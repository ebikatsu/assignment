==> flow/design.v <==
module clkgen2500
(
	input	logic clk2500,
	output	logic	clk1
);
	reg	[11:0]	prescale;
	always_ff @(posedge clk2500)
		if(prescale == 2499)
		begin
			prescale	<=	0;
			clk1		<=	~clk1;
		end
		else
		begin
			prescale	<=	prescale+1;
			clk1		<=	clk1;
		end
endmodule
* From RTL to reports: clkgen2500 *
Tool output for the design above, in the order of the flow.
Lines are those of the file above, counted from 1.
Operators carry their Yosys type and port widths (W data, S select, Z words).
Library cell names are shortened.
A cell with -- has no value.

design
  top = clkgen2500
  clock input = clk2500
  standard-cell library = sky130hd
  timing corner = tt_025C_1v80

* Elaborated design *
Source: Yosys, flattened and elaborated, memories not mapped. Widths are those after wreduce; folded enables and synchronous resets count as part of the registers. Registers that Yosys merges into a memory's read port (data or address) are not register bits. Print and check cells do not count. Equal cells are merged and count once.

word-level totals
  output and inout bits = 1
  input port bits = 1
  cells after elaboration = 5
  bits in registers = 13

operators by class
  add/subtract/negate cells = 1
  equality and inequality tests = 1
  bitwise gates (word level) = 1

operators with widths
  kind                     number
  $add A12 B1 Y12 const B  1
  $eq A12 B12 Y1 const B   1
  $not A1 Y1               1

* Longest topological paths *
Longest topological path by Yosys (ltp), each cell counted once; first at word level (registers and memories cut), then after technology mapping (sequential cells cut; the memories' decode and read muxes count).

logic depth
  depth in word-level cells = 1
  ABC_AREA = 0
  depth in mapped cells = 4
  gate-level depth less buffers = 4

* After synthesis *
Yosys stat after the flow's synthesis: flattened, memories mapped to cells. It holds for the ABC_AREA given above (unset counts as 0); a run with the other value may have another netlist.
Totals and module areas in this step are rounded.

synthesis totals
  standard cells after synthesis = 55
  synthesis area = 0.000549 mm^2
  mapped flip-flops = 13
  sequential part of the area = 0.00027 mm^2

cells by type
  type       number  total area (um^2)
  dfxtp_1    12      240.23
  xnor2_1    4       35.034
  edfxtp_1   1       30.029
  nand3_1    5       25.024
  xor2_1     2       17.517
  nor3_4     1       16.266
  a21oi_1    3       15.014
  a31oi_1    2       12.512
  ha_1       1       12.512
  nand4_1    2       12.512
  nor4_1     2       12.512
  nand2_1    3       11.261
  nand4bb_1  1       11.261
  nor2_1     3       11.261
  or4_4      1       11.261
  a41oi_1    1       8.758
  and4_1     1       8.758
  inv_1      2       7.507

Not listed: further types 8, cells in them 8.

* Timing after synthesis *
OpenSTA on the mapped netlist: ideal clock, no wires. The path of least setup slack (recovery checks aside). Input and output delay are each 20% of the period. Register names are those of the netlist, which keeps one name where synthesis merged equal registers.

path post-synthesis
  path kind = register to register
  start point = reg prescale[0]
  end point = reg clk1
  driving pins on the path = 4
  setup time = 327 ps
  path delay = 1,429 ps
  period = 1,470 ps
  arrival = 1,102 ps
  slack = 41 ps
  buffers on the path = 0
  synthesis period reached = 1,429 ps

"path delay" = arrival - input delay + setup time.
"driving pins on the path" counts driving pins, that of a launching flip-flop among them; a cell with two outputs on the path counts twice.
"synthesis period reached" = period - worst setup slack (recovery checks aside). The figure is calculated, with input and output delays left at 20% of the set period.
The rows between start and end are the longest chain of elaborated cells between them; the timing report does not say that the signal goes this way. Where chains are equally long, one stands for them.
Each line given opens the expression or statement behind the cell; cells for indexed reads and writes are added by Yosys, which also makes memories of some case tables.

on the way, post-synthesis
  cells stage by stage = dfxtp_1 -> ha_1 -> nand4bb_1 -> nor3_4
  length of the longest elaborated chain = 1
  elaborated cells between the ends (all ways) = 1

RTL lines, path post-synthesis
  element             line  text
  start: declaration  6     reg [11:0] prescale;
  start: assignment   10    prescale <= 0;
  start: assignment   15    prescale <= prescale+1;
  $eq A12 B12 Y1      8     if(prescale == 2499)
  end: assignment     11    clk1 <= ~clk1;
  end: assignment     16    clk1 <= clk1;
  end: declaration    4     output logic clk1

* Worst path after layout *
Path of least setup slack in the final report of run 1 (OpenROAD, finished layout, wires in). Where an end is a register, its clock arrival counts in the times.
The path's times are printed in steps of 10 ps; the period is the one set.

path after layout
  path kind = register to register
  start point = reg prescale[0]
  end point = reg prescale[7]
  period = 1,670 ps
  driving pins on the path = 6
  arrival = 1,680 ps
  slack = 160 ps
  buffers on the path = 1
  setup time = 110 ps

The rows between start and end are the longest chain of elaborated cells between them; the timing report does not say that the signal goes this way. Where chains are equally long, one stands for them.

on the way, after layout
  cells stage by stage = dfxtp_1 -> ha_2 -> nand4bb_1 -> nor3_4 -> buf_4 -> a21oi_1
  length of the longest elaborated chain = 1
  elaborated cells between the ends (all ways) = 2

RTL lines, path after layout
  element             line  text
  start: declaration  6     reg [11:0] prescale;
  start: assignment   10    prescale <= 0;
  start: assignment   15    prescale <= prescale+1;
  $add A12 B1 Y12     15
  end: assignment     10
  end: assignment     15
  end: declaration    6

==> runs of clkgen2500 <==
Measured data: module clkgen2500, platform sky130hd, 2 stored runs of the flow under differing settings, order arbitrary. Input and output delays are each 20% of the period that was set; the output load is 0.01 pF.
"achieved clock period": clock period set for the run, less the worst setup slack. It is reckoned from that one timing run; input and output delays stay at 20% of the period that was set.
"worst setup path time": the worst setup path's part of the clock period (all of it between registers, 20% less for each end at a port) less its slack. A launch clock that arrives late makes it longer, a capture clock that arrives late makes it shorter.
"power" rests on the timing tool's default activity at the inputs, not on a simulated workload.
"worst setup path time" is known to 10 ps.
Values from the reports are rounded here.

Run 1
==> flow/run.sh <==
#!/bin/bash
# the make line also repeats the synthesis and layout settings of config.mk as NAME=value (left out here)
make -C /OpenROAD-flow-scripts/flow DESIGN_CONFIG=/design/flow/config.mk WORK_HOME=/design/flow/orfs CLKGATE_MAP_FILE= finish
==> flow/config.mk <==
export PLATFORM = sky130hd
export DESIGN_NAME = clkgen2500
export DESIGN_NICKNAME = clkgen2500
export VERILOG_FILES = /design/flow/design.v
export SDC_FILE = /design/flow/constraint.sdc
export NUM_CORES = 4
export LEC_CHECK = 0
export CAP_MARGIN = 0
export CORE_MARGIN = 4
export CORE_UTILIZATION = 30
export CTS_CLUSTER_DIAMETER = 280
export GPL_ROUTABILITY_DRIVEN = 0
export GPL_TIMING_DRIVEN = 0
export MAX_ROUTING_LAYER = met5
export PLACE_DENSITY_LB_ADDON = 0.08
export SLEW_MARGIN = 20
==> flow/constraint.sdc <==
create_clock -name core_clock -period 1.67 [get_ports {clk2500}]
set_input_delay 0.3340 -clock core_clock [delete_from_list [all_inputs] [get_ports {clk2500}]]
set_output_delay 0.3340 -clock core_clock [all_outputs]
set_load 0.01 [all_outputs]

==> results of run 1 <==
chip area after synthesis (Yosys): 0.000549 mm^2
die area: 0.00258 mm^2
standard-cell area of the final layout: 0.000634 mm^2
utilization: 0.367
worst setup slack after layout: 160 ps
total negative slack: 0 ps
worst hold slack: 500 ps
power: 0.517 mW
achieved clock period: 1,510 ps
worst setup path time: 1,510 ps
worst setup path kind: register to register

Run 2
==> flow/run.sh <==
#!/bin/bash
# the make line also repeats the synthesis and layout settings of config.mk as NAME=value (left out here)
make -C /OpenROAD-flow-scripts/flow DESIGN_CONFIG=/design/flow/config.mk WORK_HOME=/design/flow/orfs CLKGATE_MAP_FILE= finish
==> flow/config.mk <==
export PLATFORM = sky130hd
export DESIGN_NAME = clkgen2500
export DESIGN_NICKNAME = clkgen2500
export VERILOG_FILES = /design/flow/design.v
export SDC_FILE = /design/flow/constraint.sdc
export NUM_CORES = 4
export LEC_CHECK = 0
export CAP_MARGIN = 20
export CELL_PAD_IN_SITES_DETAIL_PLACEMENT = 1
export CELL_PAD_IN_SITES_GLOBAL_PLACEMENT = 1
export CORE_MARGIN = 10
export CORE_UTILIZATION = 28
export PLACE_DENSITY = 0.5
export SETUP_SLACK_MARGIN = -0.24
export SLEW_MARGIN = 20
==> flow/constraint.sdc <==
create_clock -name core_clock -period 2.76 [get_ports {clk2500}]
set_input_delay 0.5520 -clock core_clock [delete_from_list [all_inputs] [get_ports {clk2500}]]
set_output_delay 0.5520 -clock core_clock [all_outputs]
set_load 0.01 [all_outputs]

==> results of run 2 <==
chip area after synthesis (Yosys): 0.000549 mm^2
die area: 0.00413 mm^2
standard-cell area of the final layout: 0.000617 mm^2
utilization: 0.342
worst setup slack after layout: 1,030 ps
total negative slack: 0 ps
worst hold slack: 514 ps
power: 0.311 mW
achieved clock period: 1,733 ps
worst setup path time: 1,180 ps
worst setup path kind: register to output
